==> flow/design.v <==
module PWM_delay(CLK_50M,Rst_n,R_LH,R_RH,I1_RH,I1_RL,I1_LH,I1_LL,I2_RH,I2_RL,I2_LH,I2_LL,
                 R_LH_Ot,R_RH_Ot,I1_RH_Ot,I1_RL_Ot,I1_LH_Ot,I1_LL_Ot,I2_RH_Ot,I2_RL_Ot,I2_LH_Ot,I2_LL_Ot);
input CLK_50M,Rst_n;
input R_LH,R_RH,I1_RH,I1_RL,I1_LH,I1_LL,I2_RH,I2_RL,I2_LH,I2_LL;
output R_LH_Ot,R_RH_Ot,I1_RH_Ot,I1_RL_Ot,I1_LH_Ot,I1_LL_Ot,I2_RH_Ot,I2_RL_Ot,I2_LH_Ot,I2_LL_Ot;
reg [23:0] count;
reg en;
always @(posedge CLK_50M)
 begin
  if(!Rst_n)
   begin
	 count<=24'd0;
	 en<=1'b0;
	end
  else
   begin
	 if(count<24'd15000000)
	  begin
	   count<=count+1'b1;
		en<=1'b0;
	  end
	 else
	  begin
	   count<=24'd15000000;
		en<=1'b1;
	  end
	end
 end
 assign R_LH_Ot=(en) ? R_LH : 1'b0; assign R_RH_Ot=(en) ? R_RH : 1'b0;
 assign I1_RH_Ot=(en) ? I1_RH : 1'b0; assign I1_RL_Ot=(en) ? I1_RL : 1'b0;
 assign I1_LH_Ot=(en) ? I1_LH : 1'b0; assign I1_LL_Ot=(en) ? I1_LL : 1'b0;
 assign I2_RH_Ot=(en) ? I2_RH : 1'b0; assign I2_RL_Ot=(en) ? I2_RL : 1'b0;
 assign I2_LH_Ot=(en) ? I2_LH : 1'b0; assign I2_LL_Ot=(en) ? I2_LL : 1'b0;
 endmodule
======== From RTL to reports: PWM_delay ========
Tool output for the design above, in the order of the flow.
Line numbers count from 1 in the design file above.
Operators carry their Yosys type and port widths (W data, S select, Z words).
Not given: --
design
  top ..................................... PWM_delay
  clock ................................... CLK_50M
  standard-cell library ................... sky130hd
  library corner .......................... tt_025C_1v80

======== Elaborated design ========
Source: Yosys, flattened and elaborated, memories not mapped. Widths are those after wreduce. Registers that Yosys merges into a memory's read port (data or address) are not register bits. Print and check cells do not count. Equal cells are merged and count once.
storage and ports
  flip-flop bits (word level) ............. 25
  output and inout bits ................... 10
  word-level cells ........................ 18
operators by class
  reduce/logical cells .................... 1
  add/subtract/negate cells ............... 1
  order comparisons ....................... 1
  multiplexer cells ....................... 12
operators by type and width
  kind                     count
  $add A24 B1 Y24 const B  1
  $lt A24 B24 Y1 const B   1
  $mux W24                 1
  $mux W1                  11
  $reduce_and A2 Y1        1

======== Depth ========
Yosys ltp: most cells in a row. Word level: on the elaborated netlist, between registers, memories and ports. Mapped: between sequential cells and ports; inverters and the memories' decode and read muxes count.
depth
  depth in word-level cells ............... 2
  ABC_AREA ................................ 0
  mapped depth ............................ 5

======== Mapped cells and area ========
Yosys stat after the flow's synthesis: flattened, memories mapped to cells. It holds for the ABC_AREA given above (unset counts as 0); a run with the other value may have another netlist.
cells by type
  type                      count
  sky130_fd_sc_hd__dfxtp_1  25
  sky130_fd_sc_hd__xnor2_1  8
  sky130_fd_sc_hd__and2_1   11
  sky130_fd_sc_hd__nand3_1  10
  sky130_fd_sc_hd__a21oi_1  9
  sky130_fd_sc_hd__nand2_1  12
  sky130_fd_sc_hd__or3_1    7
  sky130_fd_sc_hd__nor2_1   11
  sky130_fd_sc_hd__nor4_1   5
  sky130_fd_sc_hd__xor2_1   3
  sky130_fd_sc_hd__a31oi_1  4
  sky130_fd_sc_hd__o21ai_0  5
  sky130_fd_sc_hd__o31ai_1  3
  sky130_fd_sc_hd__or4_1    3
  sky130_fd_sc_hd__and3_1   3
  sky130_fd_sc_hd__nand4_1  3
  sky130_fd_sc_hd__ha_1     1
  sky130_fd_sc_hd__nand4_2  1
Not listed: further types 16, cells in them 19.
mapped netlist
  mapped cells ............................ 143
  area of sequential cells ................ 500.5 um^2
  cell area after synthesis ............... 1219.9 um^2
  flip-flop cells ......................... 25

======== Worst setup path after synthesis ========
Path of least setup slack by OpenSTA after synthesis, without wires, with an ideal clock, recovery checks aside; 20% of the period is set as input and as output delay. Where synthesis merged equal registers, the netlist keeps one of their names.
timing path post-synthesis
  path type ............................... register -> register
  start point ............................. register count[0]
  end point ............................... register count[18]
  setup slack ............................. 0.385 ns
  library setup time ...................... 0.076 ns
  buffers on the path ..................... 0
  delay of the path ....................... 1.645 ns
  clock period ............................ 2.03 ns
  stages .................................. 6
  required time ........................... 1.954 ns
  arrival time ............................ 1.569 ns
  synthesis period reached ................ 1.645 ns
"delay of the path" is the arrival time less input delay plus setup time.
"stages" counts driving pins, that of a launching flip-flop among them; a cell with two outputs on the path counts twice.
"synthesis period reached" = period - worst setup slack (recovery checks aside). The figure is calculated, with input and output delays left at 20% of the set period.
The rows between start and end are the longest chain of elaborated cells between them; the timing report does not say that the signal goes this way. Where chains are equally long, one stands for them.
A line is the first line of the expression or statement that the cell stems from. Yosys adds cells for indexed reads and writes and turns some case tables into memories.
A register here has more assigning lines than the two given.
on the way, post-synthesis
  cell sequence ........................... sky130_fd_sc_hd__dfxtp_1 > sky130_fd_sc_hd__ha_1 > sky130_fd_sc_hd__and3_2 > sky130_fd_sc_hd__nand2_1 > sky130_fd_sc_hd__or4_1 > sky130_fd_sc_hd__a31oi_1
  cells in the longest elaborated chain ... 2
ends and longest elaborated chain, post-synthesis
  what             line  source
  start, declared  6     reg [23:0] count;
  start, assigned  12    count<=24'd0;
  start, assigned  19    count<=count+1'b1;
  $add A24 B1 Y24  19
  $mux W24         17    if(count<24'd15000000)
  end, assigned    12
  end, assigned    19
  end, declared    6

======== Worst path after layout ========
Path of least setup slack in the final report of run 2 (OpenROAD, finished layout, wires in). Where an end is a register, its clock arrival counts in the times.
timing path post-layout
  path type ............................... input -> output
  start point ............................. input port I1_LH
  end point ............................... output port I1_LH_Ot
  required time ........................... 1.69 ns
  clock period ............................ 2.11 ns
  buffers on the path ..................... 2
  input delay ............................. 0.42 ns
  setup slack ............................. 0.14 ns
  arrival time ............................ 1.55 ns
  output delay ............................ 0.42 ns
  stages .................................. 3
The rows between start and end are the longest chain of elaborated cells between them; the timing report does not say that the signal goes this way. Where chains are equally long, one stands for them.
on the way, post-layout
  cell sequence ........................... sky130_fd_sc_hd__clkdlybuf4s50_1 > sky130_fd_sc_hd__and2_1 > sky130_fd_sc_hd__clkdlybuf4s50_1
  cells in the longest elaborated chain ... 1
ends and longest elaborated chain, post-layout
  what             line  source
  start, declared  4     input R_LH,R_RH,I1_RH,I1_RL,I1_LH,I1_LL,I2_RH,I2_RL,I2_LH,I2_LL;
  $mux W1          31    assign I1_LH_Ot=(en) ? I1_LH : 1'b0; assign I1_LL_Ot=(en) ? I1_LL : 1'b0;
  end, declared    5     output R_LH_Ot,R_RH_Ot,I1_RH_Ot,I1_RL_Ot,I1_LH_Ot,I1_LL_Ot,I2_RH_Ot,I2_RL_Ot,I2_LH_Ot,I2_LL_Ot;

--- measured runs ---
Settings and measured results of 2 stored flow runs for module PWM_delay (sky130hd), not sorted in any way. The constraints put input and output delay at 20% of the set period each and load the outputs with 0.01 pF.
"period achieved" = clock period - worst setup slack. The figure is calculated, with input and output delays left at 20% of the set period.
By "overall power" is meant OpenSTA's value without simulated activity: inputs other than the clock are taken to toggle once in ten clock periods, and the tool carries that through the logic.

---- run 1 ----
settings
  period_ns = 1.46
  CORE_UTILIZATION = 59
  PLACE_DENSITY_LB_ADDON = 0.11
  CORE_ASPECT_RATIO = 1.48
  CORE_MARGIN = 10
  CELL_PAD_IN_SITES_GLOBAL_PLACEMENT = 1
  TNS_END_PERCENT = 70
  ABC_AREA = 0
  CTS_CLUSTER_SIZE = 57
  MIN_ROUTING_LAYER = met1
  MAX_ROUTING_LAYER = met5
  CAP_MARGIN = 20
  SLEW_MARGIN = 20
results
  did not finish, placement stopped with FLW-0024

---- run 2 ----
settings
  period_ns = 2.11
  CORE_UTILIZATION = 42
  PLACE_DENSITY_LB_ADDON = 0.14
  CORE_MARGIN = 7
  CELL_PAD_IN_SITES_GLOBAL_PLACEMENT = 1
  GPL_TIMING_DRIVEN = 0
  CTS_CLUSTER_DIAMETER = 306
  CAP_MARGIN = 20
  SLEW_MARGIN = 20
results
  netlist area reported by Yosys .......... 1219.9 um^2
  die size ................................ 4609.7 um^2
  standard-cell area after layout ......... 1495.2 um^2
  worst setup slack after layout .......... 0.139 ns
  post-route worst hold slack ............. 0.517 ns
  overall power ........................... 731.3 µW
  period achieved ......................... 1.971 ns
--- end ---
